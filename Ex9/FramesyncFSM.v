==> flow/design.v <==
module FramesyncFSM(clk,rst,DataIn,DataOut,DataOutEn,State,inter,S);
	input wire clk,rst,DataIn;
	output reg DataOut,DataOutEn;
	output reg [1:0]State;
	output wire S;
	output  reg inter;
	reg [1:0]MissCount;
	reg [1:0]RecCount;
	reg [7:0]count;
	reg CountEn;
	Probe u0(DataIn,S,clk);
	initial 
	begin
	State<=2'd0;
	MissCount<=2'd0; count<=8'd0; RecCount<=2'd0; 
	end
	always@(posedge clk)
	begin
		if(count==8'b1111_1111) begin inter<=1;count<=0;end
		else
		begin
			inter<=0;
			if(CountEn==1) count<=count+1;
			else count<=8'b0000_0000;
		end
		if(rst==0)count<=8'd0;
	end
	always@(negedge clk)
	begin
			if(rst==0) begin State<=2'd0; MissCount<=2'd0;  RecCount<=2'd0; end
	  		case(State)
			2'b00:	
			begin
				if(S==1) begin State<=2'b01;CountEn<=1; end
				DataOutEn<=0;
			end
			2'b01:
			begin
				if(inter==1&&S==1) 
				begin 
					if(RecCount==2'd1) begin State<=2'b10; RecCount<=2'd0; end
					else RecCount<=RecCount+1;
				end
				else if(inter==1&&S==0)begin  State<=2'b00;DataOutEn<=1;RecCount<=0; CountEn<=0;end
				DataOutEn<=0;
			end
			2'b10:
			begin
				if(inter==1&&S==0) State<=2'b11;
				if(count<8'd247)
				begin
					DataOutEn<=1;
					DataOut<=DataIn;
				end
				else DataOutEn<=0;
			end
			2'b11:
			begin
				if(inter==1&&S==1) State<=2'b10; 
				else if(inter==1&&S==0) 
				begin 
					if(MissCount==2'd2) begin State<=2'b00; MissCount<=2'd0;CountEn<=0;end
					else MissCount<=MissCount+1;
				end
				DataOutEn<=0;
			end
			endcase
	end
endmodule
module Probe(D,S,clk);
  input wire D,clk;
  output reg S;
  reg [7:0]temp;
  initial 
  begin
  S<=0;
  temp<=8'd0;
  end
  always@(posedge clk)
  begin
    temp[6]<=temp[5];
    temp[5]<=temp[4];
    temp[4]<=temp[3];
    temp[3]<=temp[2];
    temp[2]<=temp[1];
    temp[1]<=temp[0];
    temp[0]<=D;
    if(temp==7'b1001101&&D==1) S<=1;
    else S<=0;
  end
endmodule
======== From RTL to reports: FramesyncFSM ========
What the tools print for FramesyncFSM, step after step.
Lines are those of the file above, counted from 1.
Library cell names are shortened.
A cell with -- has no value.
design
  top ..................................... FramesyncFSM
  clock input ............................. clk
  standard-cell library ................... sky130hd
  library corner .......................... tt_025C_1v80

======== After elaboration ========
Counts by Yosys on the flattened word-level netlist (proc, flatten, opt, wreduce; memories kept). Register bits leave out memories and registers merged into their read ports (data or address). Print and check cells are left out.
word-level totals
  flip-flop bits (word level) ............. 26
  bits in latches ......................... 0
  RAM bits ................................ 0
  ROM bits ................................ 0
  word width x clocked read ports ......... 0
  memories kept ........................... 0
  input port bits ......................... 3
  output and inout port bits .............. 6
  word-level cells ........................ 70
operators by class
  $add $sub $neg .......................... 3
  $mul .................................... 0
  div/mod/pow operators ................... 0
  order comparisons ....................... 1
  equal/unequal tests ..................... 13
  shift operators ......................... 0
  muxes and demuxes ....................... 31
  bitwise logic cells ..................... 3
  reduce/logical cells .................... 9
operator list
  kind                                          number
  2-to-1 mux 2 bit                              19
  != test 2 bit with constant B                 5
  2-to-1 mux 1 bit                              9
  adder 8 x 1 -> 8 bit with constant B          1
  less-than comparator 8 bit with constant B    1
  equality test 8 bit with constant B           1
  parallel mux 2 bit (select 4 bit)             1
  equality test 7 bit with constant B           1
  AND reduction 7 bit                           1
  equality test 2 bit with constant B           3
  OR reduction 3 bit                            2
  adder 2 x 1 -> 2 bit with constant B          2
  equality test 2 x 1 -> 1 bit with constant B  2
  logical AND 1 bit                             3
  NOT 1 bit                                     3
  nonzero test 3 bit                            1
  parallel mux 1 bit (select 3 bit)             1
  != test 2 x 1 -> 1 bit with constant B        1
  zero test 2 bit                               1
  AND reduction 2 bit                           1
  parallel mux 1 bit (select 2 bit)             1

======== Logic depth ========
Yosys ltp: most cells in a row. Word level: on the elaborated netlist, between registers, memories and ports. Mapped: between sequential cells and ports; inverters and the memories' decode and read muxes count.
depth
  depth after elaboration ................. 5
  ABC_AREA ................................ 0
  gate-level depth with buffers ........... 4
  depth with buffers taken out ............ 4

======== Synthesis result ========
Yosys stat after the flow's synthesis: flattened, memories mapped to cells. It holds for the ABC_AREA given above (unset counts as 0); a run with the other value may have another netlist.
Totals and module areas in this step are rounded.
mapped netlist
  cell count .............................. 95
  synthesis area .......................... 0.000997 mm²
  sequential area ......................... 0.000541 mm²
  mapped flip-flops ....................... 26
cells by type
  type      number  area in all (µm²)
  dfxtp_1   24      480.461
  edfxtp_1  2       60.058
  buf_6     3       33.782
  nor2_1    7       26.275
  a21oi_1   5       25.024
  nand3_1   5       25.024
  o21ai_0   5       25.024
  o211a_1   2       20.019
  inv_1     5       18.768
  nand2b_1  3       18.768
  nor2b_1   3       18.768
  nand4b_1  2       17.517
  xnor2_1   2       17.517
  nand3b_1  2       15.014
  o21bai_1  2       15.014
  o31ai_1   2       15.014
  or4b_4    1       13.763
  ha_1      1       12.512
Other cell types: 15; their cells: 19.
The figures by module come from a second, unflattened synthesis with its own total; it is not the netlist above.
second synthesis, totals
  cell total of the unflattened synthesis .. 95
  area (unflattened synthesis) ............ 0.000981 mm²
Each row is one instance without its submodules.
by module
  module        instances  cells  area (mm²)  sequential area (mm²)
  FramesyncFSM  1          84     0.000796    0.00038
  Probe         1          11     0.000185    0.00016

Hand-over note for FramesyncFSM

Design FramesyncFSM on sky130hd. What follows are 2 stored runs of the flow, each under its own settings; their order means nothing. The constraints put input and output delay at 20% of the set period each and load the outputs with 0.01 pF.
By "power consumption" is meant OpenSTA's value without simulated activity: inputs other than the clock are taken to toggle once in ten clock periods, and the tool carries that through the logic.
The results are shown rounded.

---- record 1 ----
settings
  period_ns = 3.33
  CORE_UTILIZATION = 19
  PLACE_DENSITY = 0.73
  ABC_AREA = 0
  GPL_ROUTABILITY_DRIVEN = 1
  CTS_CLUSTER_DIAMETER = 219
  MIN_ROUTING_LAYER = met1
  CAP_MARGIN = 20
  CORE_MARGIN = 2
  SLEW_MARGIN = 20
results
  power consumption ....................... 567 µW
  worst hold slack after layout ........... 348 ps
  setup slack of the worst path ........... 82 ps
  utilization ............................. 0.243
  area of the die ......................... 0.00584 mm²
  setup TNS ............................... 0 ps
  synthesis area .......................... 0.000997 mm²
  standard-cell area after routing ........ 0.00123 mm²

---- record 2 ----
settings
  period_ns = 1.56
  CORE_UTILIZATION = 26
  HOLD_SLACK_MARGIN = 0.05
  CTS_CLUSTER_SIZE = 74
  CAP_MARGIN = 35
  MIN_ROUTING_LAYER = met2
  CORE_MARGIN = 2
  SLEW_MARGIN = 20
results
  synthesis area .......................... 0.000997 mm²
  standard-cell area after routing ........ 0.00149 mm²
  power consumption ....................... 1220 µW
  worst hold slack after layout ........... 353 ps
  setup slack of the worst path ........... -350 ps
  setup TNS ............................... -3490 ps
  area of the die ......................... 0.00435 mm²
  utilization ............................. 0.407

End of note.
