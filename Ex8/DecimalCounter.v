==> flow/design.v <==
module DecimalCounter(clk,rst,mod,r);
	input wire clk,rst,mod;
	output reg [15:0]r;
	reg [19:0]D;
	initial
	begin
		D<=20'b0000_0000_0000_0000_0000;
	end
	always@(posedge clk or negedge rst)
	begin
		if(rst==0) begin D<=20'b0000_0000_0000_0000_0000;  end
		else
		begin
			D[3:0]=D[3:0]+1;
			if(D[3:0]==4'b1010) begin D[3:0]=4'b0000; D[7:4]=D[7:4]+1; end 
			if(D[7:4]==4'b1010) begin D[7:4]=4'b0000; D[11:8]=D[11:8]+1; end 
			if(D[11:8]==4'b1010) begin D[11:8]=4'b0000; D[15:12]=D[15:12]+1; end 
			if(D[15:12]==4'b1010) begin D[15:12]=4'b0000; D[19:16]=D[19:16]+1; end 
			if(D[19:16]==4'b1010) begin D[19:16]=4'b0000; end
		end
	end
	always@(posedge clk)
	begin
		if(mod==1)  r<=D[19:4];
		else		r<=D[15:0];
	end
endmodule
# Tool chain data of DecimalCounter
# The steps from the RTL of DecimalCounter to its reports follow in flow order.
# Line numbers count from 1 in the design file above.
# Cell names lack the library's common part.
# Not given: -
# inputs
design,DecimalCounter
clock,clk
library,sky130hd
corner,tt_025C_1v80

# Word-level counts
# Source: Yosys, flattened and elaborated, memories not mapped. Widths are those after wreduce; folded enables and synchronous resets count as part of the registers. Registers that Yosys merges into a memory's read port (data or address) are not register bits. Print and check cells do not count. Equal cells are merged and count once.
# bits
reg_bits,36
inputBits,3
out_inout_bits,16
word_cells,22
# classes
add_sub_neg,5
n_eq,5
n_mux,10
# ops
cell,count
2-to-1 mux 4 bit,9
adder 4 x 1 -> 4 bit with constant B,5
equality test 4 bit with constant B,5
2-to-1 mux 16 bit,1

# Logic depth
# Yosys ltp: most cells in a row. Word level: on the elaborated netlist, between registers, memories and ports. Mapped: between sequential cells and ports; inverters and the memories' decode and read muxes count.
# depth
word_depth,11
ABC_AREA,0
ltp_mapped,13
ltp_nobuf,12

# Synthesis result
# Yosys stat after the flow's synthesis: flattened, memories mapped to cells. It holds for the ABC_AREA given above (unset counts as 0); a run with the other value may have another netlist.
# Totals and module areas in this step are rounded.
# synth_totals
cells,170
yosys_area_um2,1800
seqArea_um2,820
flip_flops,36
n_buf,10
# types
type,count,type_area_um2
dfrtp_1,20,500.48
dfxtp_1,16,320.307
mux2_2,14,157.651
ha_1,6,75.072
xnor2_1,7,61.309
xor2_1,7,61.309
o21ai_0,9,45.043
nor2_1,11,41.29
nand2_1,10,37.536
clkbuf_1,9,33.782
mux2i_1,3,30.029
nand3_1,6,30.029
nand3b_1,4,30.029
o41ai_4,1,27.526
nand4_4,1,21.27
o21ai_1,4,20.019
a31oi_1,3,18.768
nand4_1,3,18.768
# Other cell types: 28; their cells: 36.

# Timing after synthesis
# Path of least setup slack by OpenSTA after synthesis, without wires, with an ideal clock, recovery checks aside; 20% of the period is set as input and as output delay. Where synthesis merged equal registers, the netlist keeps one of their names.
# synth_timing
path_kind,register -> register
startpoint,reg D[0]
endpoint,reg D[19]
period_ns,2.77
setup_time_ns,0.126
launch_ns,0.000
t_arrival_ns,2.613
required_time_ns,2.644
setup_slack_ns,0.031
path_delay_ns,2.739
path_stages,12
n_path_buf,1
period_less_setup_slack_ns,2.739
# "path_delay_ns" = arrival - input delay + setup time.
# "path_stages": output pins that drive a net of the path, with the launching flip-flop's if there is one; two outputs of one cell count as two.
# "period_less_setup_slack_ns" = period - worst setup slack (recovery checks aside). The figure is calculated, with input and output delays left at 20% of the set period.
# Between the ends stands the longest chain of elaborated cells between them, by number of cells; it is not shown to be the way that was timed. Of several equally long chains one is given.
# A line is the first line of the expression or statement that the cell stems from. Yosys adds cells for indexed reads and writes and turns some case tables into memories.
# At most two assigning lines are given for a register; there are more.
# synth_via
cell_sequence,dfrtp_1 ha_1 and4bb_4 o21ai_2 xor2_1 and2_4 buf_6 o41ai_4 or3_1 nand4_4 nor4b_2 nor3_1
elab_chain_len,11
cells_between,11
lines_between,6
cone_classes,add/sub: 1; eq/ne: 5; mux: 5
# synth_rtl
element,line,text
from (decl),4,reg [19:0]D;
from (assign),11,if(rst==0) begin D<=20'b0000_0000_0000_0000_0000; end
from (assign),14,D[3:0]=D[3:0]+1;
adder 4 x 1 -> 4 bit,14,
equality test 4 bit,15,if(D[3:0]==4'b1010) begin D[3:0]=4'b0000; D[7:4]=D[7:4]+1; end
2-to-1 mux 4 bit,15,
equality test 4 bit,16,if(D[7:4]==4'b1010) begin D[7:4]=4'b0000; D[11:8]=D[11:8]+1; end
2-to-1 mux 4 bit,16,
equality test 4 bit,17,if(D[11:8]==4'b1010) begin D[11:8]=4'b0000; D[15:12]=D[15:12]+1; end
2-to-1 mux 4 bit,17,
equality test 4 bit,18,if(D[15:12]==4'b1010) begin D[15:12]=4'b0000; D[19:16]=D[19:16]+1; end
2-to-1 mux 4 bit,18,
equality test 4 bit,19,if(D[19:16]==4'b1010) begin D[19:16]=4'b0000; end
2-to-1 mux 4 bit,19,
to (assign),18,
to (assign),19,
to (decl),4,

# Worst path after layout
# From the final timing report of record 2: the path of least setup slack in the routed layout; clock arrival at registers is part of the times.
# layout_timing
path_kind,register -> register
startpoint,reg D[1]
endpoint,reg D[19]
period_ns,2.14
setup_time_ns,0.11
launch_ns,0.29
t_arrival_ns,2.85
required_time_ns,2.32
setup_slack_ns,-0.53
path_stages,13
n_path_buf,2
# Between the ends stands the longest chain of elaborated cells between them, by number of cells; it is not shown to be the way that was timed. Of several equally long chains one is given.
# At most two assigning lines are given for a register; there are more.
# layout_via
cell_sequence,dfrtp_2 buf_6 a21bo_1 a21oi_4 o21ai_2 xor2_2 and2_4 o41ai_4 buf_4 o21ai_2 nand4_4 mux2i_2 nor3_2
elab_chain_len,11
cells_between,11
lines_between,6
cone_classes,add/sub: 1; eq/ne: 5; mux: 5
# layout_rtl
element,line,text
from (decl),4,reg [19:0]D;
from (assign),11,if(rst==0) begin D<=20'b0000_0000_0000_0000_0000; end
from (assign),14,D[3:0]=D[3:0]+1;
adder 4 x 1 -> 4 bit,14,
equality test 4 bit,15,if(D[3:0]==4'b1010) begin D[3:0]=4'b0000; D[7:4]=D[7:4]+1; end
2-to-1 mux 4 bit,15,
equality test 4 bit,16,if(D[7:4]==4'b1010) begin D[7:4]=4'b0000; D[11:8]=D[11:8]+1; end
2-to-1 mux 4 bit,16,
equality test 4 bit,17,if(D[11:8]==4'b1010) begin D[11:8]=4'b0000; D[15:12]=D[15:12]+1; end
2-to-1 mux 4 bit,17,
equality test 4 bit,18,if(D[15:12]==4'b1010) begin D[15:12]=4'b0000; D[19:16]=D[19:16]+1; end
2-to-1 mux 4 bit,18,
equality test 4 bit,19,if(D[19:16]==4'b1010) begin D[19:16]=4'b0000; end
2-to-1 mux 4 bit,19,
to (assign),18,
to (assign),19,
to (decl),4,

# DecimalCounter through Yosys and OpenROAD on sky130hd: 2 stored runs, unordered, with their settings and measured results. The constraints put input and output delay at 20% of the set period each and load the outputs with 0.01 pF.
# By "achievedPeriod_ns" is meant the clock period of the run minus its worst setup slack. This is arithmetic on one report: input and output delays are still those of the set period (20% each).
# "power.total_mw": no workload was simulated; the value follows from the tool's default switching activity.
# Results are given in rounded form.
# A setting shown as n/a is not set for that run.
# Among the results, n/a means that no value is shown for the run.
stored run,period_ns,CORE_UTILIZATION,SETUP_SLACK_MARGIN,PLACE_DENSITY_LB_ADDON,CELL_PAD_IN_SITES_GLOBAL_PLACEMENT,ABC_AREA,GPL_TIMING_DRIVEN,GPL_ROUTABILITY_DRIVEN,SLEW_MARGIN,MAX_ROUTING_LAYER,CAP_MARGIN,CORE_MARGIN,CORE_ASPECT_RATIO,post_route_util_pct,synthesis_area_um2,fin_tns_ns,achievedPeriod_ns,timing.setup.ws_ns,total_die_area_um2,power.total_mw
record 1,2.03,68,0.38,0.26,3,1,0,1,25,met5,20,2,n/a,n/a,n/a,n/a,n/a,n/a,n/a,n/a
record 2,2.14,56,n/a,0.24,n/a,n/a,1,1,20,n/a,30,2,1.31,80,1800,-2.9,2.673,-0.53,3700,1.2
# Record 1: not finished: placement ended with error FLW-0024
